==> flow/design.v <==
module if_wrapper
(
	input wire clk_i,
	input wire rst_i,
	input wire [31:0] addr_i,
	input wire [31:0] data_i,
	output wire [31:0] data_o,
	output wire data_access_o,
	input wire data_w_i
);
	parameter [31:0] SOC_SEGMENT='He2;		 
	parameter [31:0] SOC_CLASS='H00;		 
	wire data_access;
	wire [15:0] device;
	reg [31:0] data_read_wrapper;
	reg [11:0] control;
	reg [127:0] data;
	assign device = addr_i[15:0];
	assign data_access = addr_i[31:24] == (SOC_SEGMENT) && addr_i[23:16] == (SOC_CLASS) ? 1'b1 : 1'b0;
	assign data_access_o = data_access;
	assign data_o = data_read_wrapper;
	always @(posedge clk_i, posedge rst_i) begin
		if (rst_i == 1'b1) begin
			data_read_wrapper <= {32{1'b0}};
		end else begin
			if((data_access == 1'b1)) begin
				case (device[7:4])
				4'b0000 : begin			 
					data_read_wrapper <= {16'h0000,4'b0000,control};
				end
				4'b0001 : begin			 
					data_read_wrapper <= data[127:96];
				end
				4'b0010 : begin			 
					data_read_wrapper <= data[95:64];
				end
				4'b0011 : begin			 
					data_read_wrapper <= data[63:32];
				end
				4'b0100 : begin			 
					data_read_wrapper <= data[31:0];
				end
				default : begin
					data_read_wrapper <= {32{1'b0}};
				end
				endcase
			end
		end
	end
	always @(posedge clk_i, posedge rst_i) begin
		if (rst_i == 1'b1) begin
			control <= {12{1'b0}};
			data <= {128{1'b0}};
		end else begin
			if ((data_access == 1'b1 && data_w_i == 1'b1)) begin
				case (device[7:4])
				4'b0000 : begin			 
					control <= data_i[11:0];
				end
				4'b0001 : begin			 
					data[127:96] <= data_i;
				end
				4'b0010 : begin			 
					data[95:64] <= data_i;
				end
				4'b0011 : begin			 
					data[63:32] <= data_i;
				end
				4'b0100 : begin			 
					data[31:0] <= data_i;
				end
				default : begin
				end
				endcase
			end
		end
	end
endmodule
# From RTL to reports: if_wrapper
# What the tools print for if_wrapper, step after step.
# Lines are those of the file above, counted from 1.
# Operators: Yosys type, input widths -> output width; for muxes data width and select width s.
# Not given: n/a
# setup
top	if_wrapper
clk_port	clk_i
library	sky130hd
corner	tt_025C_1v80

# Word-level counts
# Yosys after proc, flatten, opt, wreduce and memory -nomap, before mapping. Enables and synchronous resets that opt folds into registers are not counted as muxes. Memory bits, and registers merged into a memory's read port (data or address), are not among the register bits. Print and check cells are not counted. Equal cells are merged and count once.
# bits
elab_cells	22
reg_bits	172
# op_classes
muxes	2
equal	5
reduce_and_logical	9
# op_table
operator	count
$pmux 32 s5	1
$reduce_and 2->1	5
$eq 4x2->1 const B	2
$eq 8x8->1 const B	1
$logic_not 8->1	1
$eq 4x1->1 const B	1
$eq 4x3->1 const B	1
$logic_not 4->1	1
$logic_and 1x1->1	2
$mux 1	1

# Depth
# Yosys ltp: most cells in a row. Word level: on the elaborated netlist, between registers, memories and ports. Mapped: between sequential cells and ports; inverters and the memories' decode and read muxes count.
# depth
depth_word	5
ABC_AREA	1
mapped_depth	10
depth_no_buf	9

# Synthesis result
# Yosys stat after the flow's synthesis: flattened, memories mapped to cells. It holds for the ABC_AREA given above (unset counts as 0); a run with the other value may have another netlist.
# Totals and module areas in this step are rounded.
# by_type
type	count	area_total_um2
sky130_fd_sc_hd__dfrtp_1	172	4.3E+03
sky130_fd_sc_hd__nand2_1	473	1.78E+03
sky130_fd_sc_hd__nand4_1	164	1.03E+03
sky130_fd_sc_hd__nand3_1	77	385.37
sky130_fd_sc_hd__buf_2	39	195.187
sky130_fd_sc_hd__buf_4	12	90.086
sky130_fd_sc_hd__nor2_1	23	86.333
sky130_fd_sc_hd__clkbuf_1	21	78.826
sky130_fd_sc_hd__inv_1	21	78.826
sky130_fd_sc_hd__buf_6	6	67.565
sky130_fd_sc_hd__nor2_4	4	45.043
sky130_fd_sc_hd__nor2_2	5	31.28
sky130_fd_sc_hd__o21ai_0	6	30.029
sky130_fd_sc_hd__nand4_4	1	21.27
sky130_fd_sc_hd__inv_2	5	18.768
sky130_fd_sc_hd__buf_1	4	15.014
sky130_fd_sc_hd__nand2_4	1	11.261
sky130_fd_sc_hd__and3_1	1	6.256
sky130_fd_sc_hd__clkinv_2	1	5.005
# synth_totals
synth_area_um2	8300
ffs	172
mapped_cells	1036

# Path before layout
# OpenSTA on the mapped netlist: ideal clock, no wires. The path of least setup slack (recovery checks aside). Input and output delay are each 20% of the period. Register names are those of the netlist, which keeps one name where synthesis merged equal registers.
# synth_timing
path_type	input to output
start	in addr_i[19]
end	out data_access_o
arrival_ns	1.374
stages	7
slack_ns	0.922
input_delay_ns	0.574
path_buffers	2
path_delay_ns	0.800
output_delay_ns	0.574
t_first_pin_ns	0.574
clock_period_ns	2.87
period_less_setup_slack_ns	1.948
# "path_delay_ns" = arrival - input delay + setup time.
# At an output port there is no setup time.
# "stages": output pins that drive a net of the path, with the launching flip-flop's if there is one; two outputs of one cell count as two.
# "period_less_setup_slack_ns" = period - worst setup slack (recovery checks aside). The figure is calculated, with input and output delays left at 20% of the set period.
# Between the ends stands the longest chain of elaborated cells between them, by number of cells; it is not shown to be the way that was timed. Of several equally long chains one is given.
# Each line given opens the expression or statement behind the cell; cells for indexed reads and writes are added by Yosys, which also makes memories of some case tables.
# synth_via
cell_sequence	sky130_fd_sc_hd__nor2_1 sky130_fd_sc_hd__nand2_1 sky130_fd_sc_hd__inv_2 sky130_fd_sc_hd__nand2_1 sky130_fd_sc_hd__nor2_2 sky130_fd_sc_hd__buf_2 sky130_fd_sc_hd__buf_2
elab_chain_cells	3
cone_cells	3
cone_lines	1
# synth_rtl
element	line_no	source
start: declaration	5	input wire [31:0] addr_i,
$logic_not 8->1	19	assign data_access = addr_i[31:24] == (SOC_SEGMENT) && addr_i[23:16] == (SOC_CLASS) ? 1'b1 : 1'b0;
$logic_and 1x1->1	19
$mux 1	19
end: declaration	8	output wire data_access_o,

# Worst path after layout
# From the final timing report of flow run 1: the path of least setup slack in the routed layout; clock arrival at registers is part of the times.
# layout_timing
path_type	input to output
start	in addr_i[23]
end	out data_access_o
stages	7
input_delay_ns	0.60
path_buffers	2
t_first_pin_ns	0.60
arrival_ns	2.18
slack_ns	0.21
output_delay_ns	0.60
clock_period_ns	2.98
# Between the ends stands the longest chain of elaborated cells between them, by number of cells; it is not shown to be the way that was timed. Of several equally long chains one is given.
# layout_via
cell_sequence	sky130_fd_sc_hd__clkdlybuf4s50_1 sky130_fd_sc_hd__nor2_1 sky130_fd_sc_hd__nand2_1 sky130_fd_sc_hd__inv_2 sky130_fd_sc_hd__nand2_1 sky130_fd_sc_hd__nor2_4 sky130_fd_sc_hd__clkdlybuf4s50_1
elab_chain_cells	3
cone_cells	3
cone_lines	1
# layout_rtl
element	line_no	source
start: declaration	5	input wire [31:0] addr_i,
$logic_not 8->1	19	assign data_access = addr_i[31:24] == (SOC_SEGMENT) && addr_i[23:16] == (SOC_CLASS) ? 1'b1 : 1'b0;
$logic_and 1x1->1	19
$mux 1	19
end: declaration	8	output wire data_access_o,

# 2 stored runs of if_wrapper in the flow (synthesis by Yosys, layout by OpenROAD, sky130hd cells), in arbitrary order. Constraints: input delay and output delay 20% of the set period each, output load 0.01 pF.
# By "achievedPeriod_ns" is meant the clock period of the run minus its worst setup slack. This is arithmetic on one report: input and output delays are still those of the set period (20% each).
# "critical_path_time_ns": the worst setup path's part of the clock period (all of it between registers, 20% less for each end at a port) less its slack. A launch clock that arrives late makes it longer, a capture clock that arrives late makes it shorter.
# "power.total_mw" is the tool's figure for a default switching activity; nothing was simulated.
# Results are given in rounded form.
# Among the settings, - means not set for that run.
setting or result,flow run 1,flow run 2
period_ns,2.98,3.03
CORE_UTILIZATION,42,40
PLACE_DENSITY_LB_ADDON,0.02,-
HOLD_SLACK_MARGIN,-0.0,-
CORE_MARGIN,9,2
CELL_PAD_IN_SITES_GLOBAL_PLACEMENT,0,-
CELL_PAD_IN_SITES_DETAIL_PLACEMENT,0,-
TNS_END_PERCENT,25,-
ABC_AREA,1,-
SLEW_MARGIN,35,20
CAP_MARGIN,20,20
SETUP_SLACK_MARGIN,-,-0.22
achievedPeriod_ns,2.774,3.075
critical_path_time_ns,1.58,1.86
critical_path_type,input to output,input to output
finish.stdcell_area_um2,10000,9200
design.die.area_um2,25000,20000
setup_ws_ns,0.21,-0.045
util_pct,53,51
fin_hold_ws_ns,0.48,0.47
tns_setup_ns,0.000,-0.045
synth_chip_area_um2,8300,7400
power.total_mw,4.9,4.5
